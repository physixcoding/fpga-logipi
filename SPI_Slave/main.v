==> flow/design.v <==
`timescale 1ns / 1ps
module SPI_SLAVE_DEVICE(
	input 	[11:0]	DATA,
	input					SCK,
	input					MOSI,
	input					CSbar,
	output reg			MISO,
	output reg [1:0] 	LEDS
	);
	reg	[15:0]	data_in 	= 16'b0;
	reg	[15:0]	data_out = 16'b0;
	reg	[1:0]		finished = 2'b00;			 
	reg	[4:0]		icounter = 5'b0;
	reg	[4:0]		ocounter = 5'b0;
	always @(posedge SCK) begin
		case (CSbar)
		1'b1: begin
			finished[0] 	<= 1'b0;
			ocounter			<= 5'b0;
			data_out			<= {data_in[10:7], DATA};
			MISO 				<= 1'bz;
		end
		1'b0: begin
			case (finished[0])
			1'b0: begin
				MISO 			<= data_out[15];
				data_out 	<= {data_out[14:0], 1'b0};
				ocounter 	<= ocounter + 1;
				finished[0] <= ocounter[4];
			end
			1'b1:			
				MISO			<= 1'bz;
			endcase
		end
		endcase
	end
	always @(posedge SCK) begin
		case (CSbar)
		1'b1: begin
			icounter 		<= 1'b0;
			finished[1] 	<= 1'b0;
		end
		1'b0: begin
			case (finished[1])
			1'b0: begin
				data_in 		<= {data_in[14:0], MOSI};
				icounter 	<= icounter + 1;
				finished[1]	<= icounter[4];
			end
			1'b1: begin
				finished[1] <= 1'b1;
			end
			endcase
		end
		endcase
	end
	always @(posedge SCK) begin
		LEDS[0] <= data_in[12];
		LEDS[1] <= (finished[1] & finished[0]);
	end
endmodule
module main(
	input 			iCLK_50,
	output 	[1:0]	LED,
	inout 	[7:0] PMOD1
   );
	reg [21:0] cnt;
	reg [11:0] cnt_slow = 12'h000;
	wire CLK_50;
	wire CLK_20;
	wire CLK_10;
	wire CLK_5;
	clk_wiz_v3_6 clknetwork(
		.CLK_IN1            (iCLK_50),
		.CLK_OUT1           (CLK_50),
		.CLK_OUT2           (CLK_20),
		.CLK_OUT3           (CLK_10),
		.CLK_OUT4           (CLK_5)
		);
	SPI_SLAVE_DEVICE SPI_SLAVE_INSTANT(
		.DATA		( cnt_slow ),
		.MOSI 	( PMOD1[0] ),
		.MISO 	( PMOD1[1] ),
		.CSbar 	( PMOD1[2] ),
		.SCK 		( PMOD1[3] ),
		.LEDS 	( LED )
		);
	always @(posedge CLK_50) begin
		if (cnt[21])
			cnt 	<= 0;
		else
			cnt 	<= cnt + 1;
	end
	always @(posedge cnt[21])
		cnt_slow <= cnt_slow + 1;
endmodule
Step by step through the tools: SPI_SLAVE_DEVICE
What the tools print for SPI_SLAVE_DEVICE, step after step.
Line numbers count from 1 in the design file above.
{ "inputs": {"design": "SPI_SLAVE_DEVICE", "clock": "SCK", "library": "sky130hd", "lib_corner": "tt_025C_1v80"} }

Elaborated design
Source: Yosys, flattened and elaborated, memories not mapped. Widths are those after wreduce. Registers that Yosys merges into a memory's read port (data or address) are not register bits. Print and check cells do not count. Equal cells are merged and count once.
{ "classes": {"add_sub_neg": 2, "n_mul": 0, "n_div": 0, "n_cmp": 0, "n_eq": 2, "shifts": 0, "muxes": 12, "bitwise": 4, "reduce_and_logical": 1} }
{ "ops": {"columns": ["op", "count"], "rows": [
  ["case mux 16 bit (select 2 bit)", 1],
  ["case mux 5 bit (select 2 bit)", 2],
  ["2-to-1 mux 16 bit", 1],
  ["adder 5 x 1 -> 5 bit with constant B", 2],
  ["2-to-1 mux 5 bit", 2],
  ["case mux 1 bit (select 2 bit)", 5],
  ["!= test 2 bit with constant B", 2],
  ["NOT 1 bit", 3],
  ["AND reduction 2 bit", 1],
  ["bitwise AND 1 bit", 1],
  ["2-to-1 mux 1 bit", 1]
]} }
{ "word_totals": {"register_bits": 44, "latch_bits": 0, "ram_bits": 0, "rom_bits": 0, "clocked_rd_ports_x_width": 0, "mem_count": 0, "output_inout_bits": 3, "word_cells": 29} }

Logic depth
Longest topological path by Yosys (ltp), each cell counted once; first at word level (registers and memories cut), then after technology mapping (sequential cells cut; the memories' decode and read muxes count).
{ "logic_depth": {"word_depth": 3, "ABC_AREA": 0, "ltp_mapped": 4} }

Netlist
Source: synth_stat.txt of the flow (Yosys; design flattened, memories mapped). It holds for the ABC_AREA given above (unset counts as 0); a run with the other value may have another netlist.
{ "synth_totals": {"cells": 98, "mapped_area_um2": 1754.2, "flip_flops": 44} }
{ "types": {"columns": ["type", "count", "area_total_um2"], "rows": [
  ["sky130_fd_sc_hd__edfxtp_1", 39, 1.17E+03],
  ["sky130_fd_sc_hd__mux2_4", 14, 210.202],
  ["sky130_fd_sc_hd__dfxtp_1", 5, 100.096],
  ["sky130_fd_sc_hd__mux2_2", 5, 56.304],
  ["sky130_fd_sc_hd__nor2_1", 13, 48.797],
  ["sky130_fd_sc_hd__nor2b_1", 6, 37.536],
  ["sky130_fd_sc_hd__ha_1", 2, 25.024],
  ["sky130_fd_sc_hd__buf_6", 2, 22.522],
  ["sky130_fd_sc_hd__nand3_1", 4, 20.019],
  ["sky130_fd_sc_hd__xnor2_1", 2, 17.517],
  ["sky130_fd_sc_hd__buf_8", 1, 15.014],
  ["sky130_fd_sc_hd__and2_1", 2, 12.512],
  ["sky130_fd_sc_hd__nand2b_1", 2, 12.512],
  ["sky130_fd_sc_hd__buf_2", 1, 5.005]
]} }

Timing after synthesis
Path of least setup slack by OpenSTA after synthesis, without wires, with an ideal clock, recovery checks aside; 20% of the period is set as input and as output delay. Where synthesis merged equal registers, the netlist keeps one of their names.
{ "synth_timing": {"path_type": "input port to flip-flop", "start": "input port CSbar", "end": "register data_in[0]", "clock_period_ns": 2.07, "in_delay_ns": 0.414, "arrival_time_ns": 1.284, "setup_slack_ns": 0.404, "delay_ns": 1.252, "driving_pins": 3, "n_path_buf": 2, "period_less_setup_slack_ns": 1.666} }
"delay_ns" = arrival - input delay + setup time.
"driving_pins" counts driving pins, that of a launching flip-flop among them; a cell with two outputs on the path counts twice.
"period_less_setup_slack_ns" = period - worst setup slack (recovery checks aside). The figure is calculated, with input and output delays left at 20% of the set period.
The rows between start and end are the longest chain of elaborated cells between them; the timing report does not say that the signal goes this way. Where chains are equally long, one stands for them.
A line is the first line of the expression or statement that the cell stems from. Yosys adds cells for indexed reads and writes and turns some case tables into memories.
{ "synth_via": {"cell_sequence": "sky130_fd_sc_hd__buf_6 > sky130_fd_sc_hd__buf_2 > sky130_fd_sc_hd__nor2_1", "elab_chain_len": 2, "cone_cells": 2, "cone_classes": "1 x logic; 1 x reduce/logical"} }
{ "synth_rtl": {"columns": ["item", "line", "source"], "rows": [
  ["from (decl)", 6, "input CSbar,"],
  ["NOT 1 bit", null, null],
  ["AND reduction 2 bit", null, null],
  ["to (assign)", 46, "data_in <= {data_in[14:0], MOSI};"],
  ["to (decl)", 10, "reg [15:0] data_in = 16'b0;"]
]} }

Timing after layout
Path of least setup slack in the final report of job 1 (OpenROAD, finished layout, wires in). Where an end is a register, its clock arrival counts in the times.
{ "layout_timing": {"path_type": "flip-flop to flip-flop", "start": "register ocounter[1]", "end": "register ocounter[4]", "clock_period_ns": 1.13, "arrival_time_ns": 1.31, "setup_slack_ns": -0.13, "driving_pins": 4, "n_path_buf": 0} }
The rows between start and end are the longest chain of elaborated cells between them; the timing report does not say that the signal goes this way. Where chains are equally long, one stands for them.
{ "layout_via": {"cell_sequence": "sky130_fd_sc_hd__edfxtp_1 > sky130_fd_sc_hd__ha_2 > sky130_fd_sc_hd__nand3_2 > sky130_fd_sc_hd__mux2_4", "elab_chain_len": 3, "cone_cells": 3, "lines_between": 3, "cone_classes": "1 x add/sub; 2 x mux"} }
{ "layout_rtl": {"columns": ["item", "line", "source"], "rows": [
  ["from (decl)", 14, "reg [4:0] ocounter = 5'b0;"],
  ["from (assign)", 19, "ocounter <= 5'b0;"],
  ["from (assign)", 28, "ocounter <= ocounter + 1;"],
  ["adder 5 x 1 -> 5 bit", 28, null],
  ["2-to-1 mux 5 bit", 24, "case (finished[0])"],
  ["case mux 5 bit (select 2 bit)", 16, "case (CSbar)"],
  ["to (assign)", 19, null],
  ["to (assign)", 28, null],
  ["to (decl)", 14, null]
]} }

SPI_SLAVE_DEVICE through Yosys and OpenROAD on sky130hd: 2 stored runs, unordered, with their settings and measured results. The constraints put input and output delay at 20% of the set period each and load the outputs with 0.01 pF.
"period_less_ws_ns" is the run's clock period less its worst setup slack. It is reckoned from that one timing run; input and output delays stay at 20% of the period that was set.
By "power_uw" is meant OpenSTA's value without simulated activity: inputs other than the clock are taken to toggle once in ten clock periods, and the tool carries that through the logic.
[
  {
    "run": "job 1",
    "settings": { "period_ns": 1.13, "CORE_UTILIZATION": 47, "SETUP_SLACK_MARGIN": -0.08, "HOLD_SLACK_MARGIN": 0.23, "CORE_ASPECT_RATIO": 1.26, "CORE_MARGIN": 8, "CELL_PAD_IN_SITES_GLOBAL_PLACEMENT": 0, "CTS_CLUSTER_DIAMETER": 114, "CAP_MARGIN": 20, "SLEW_MARGIN": 20 },
    "results": { "synth_area_um2": 1754.2, "final_die_area_um2": 5956.2, "post_route_stdcell_area_um2": 2215.9, "final_util_pct": 60.5, "worstSetupSlack_ns": -0.125, "timing.setup.tns_ns": -0.372, "fin_hold_ws_ns": 0.349, "power_uw": 3795, "period_less_ws_ns": 1.255 }
  },
  {
    "run": "job 2",
    "settings": { "period_ns": 1.88, "CORE_UTILIZATION": 59, "CORE_MARGIN": 6, "CELL_PAD_IN_SITES_GLOBAL_PLACEMENT": 1, "CELL_PAD_IN_SITES_DETAIL_PLACEMENT": 0, "TNS_END_PERCENT": 5, "GPL_ROUTABILITY_DRIVEN": 1, "CAP_MARGIN": 5, "MAX_ROUTING_LAYER": "met4", "SLEW_MARGIN": 20 },
    "results": { "synth_area_um2": 1754.2, "final_die_area_um2": 4425.6, "post_route_stdcell_area_um2": 2098.3, "final_util_pct": 75.4, "worstSetupSlack_ns": 0.295, "timing.setup.tns_ns": 0.000, "fin_hold_ws_ns": 0.362, "power_uw": 2327, "period_less_ws_ns": 1.585 }
  }
]
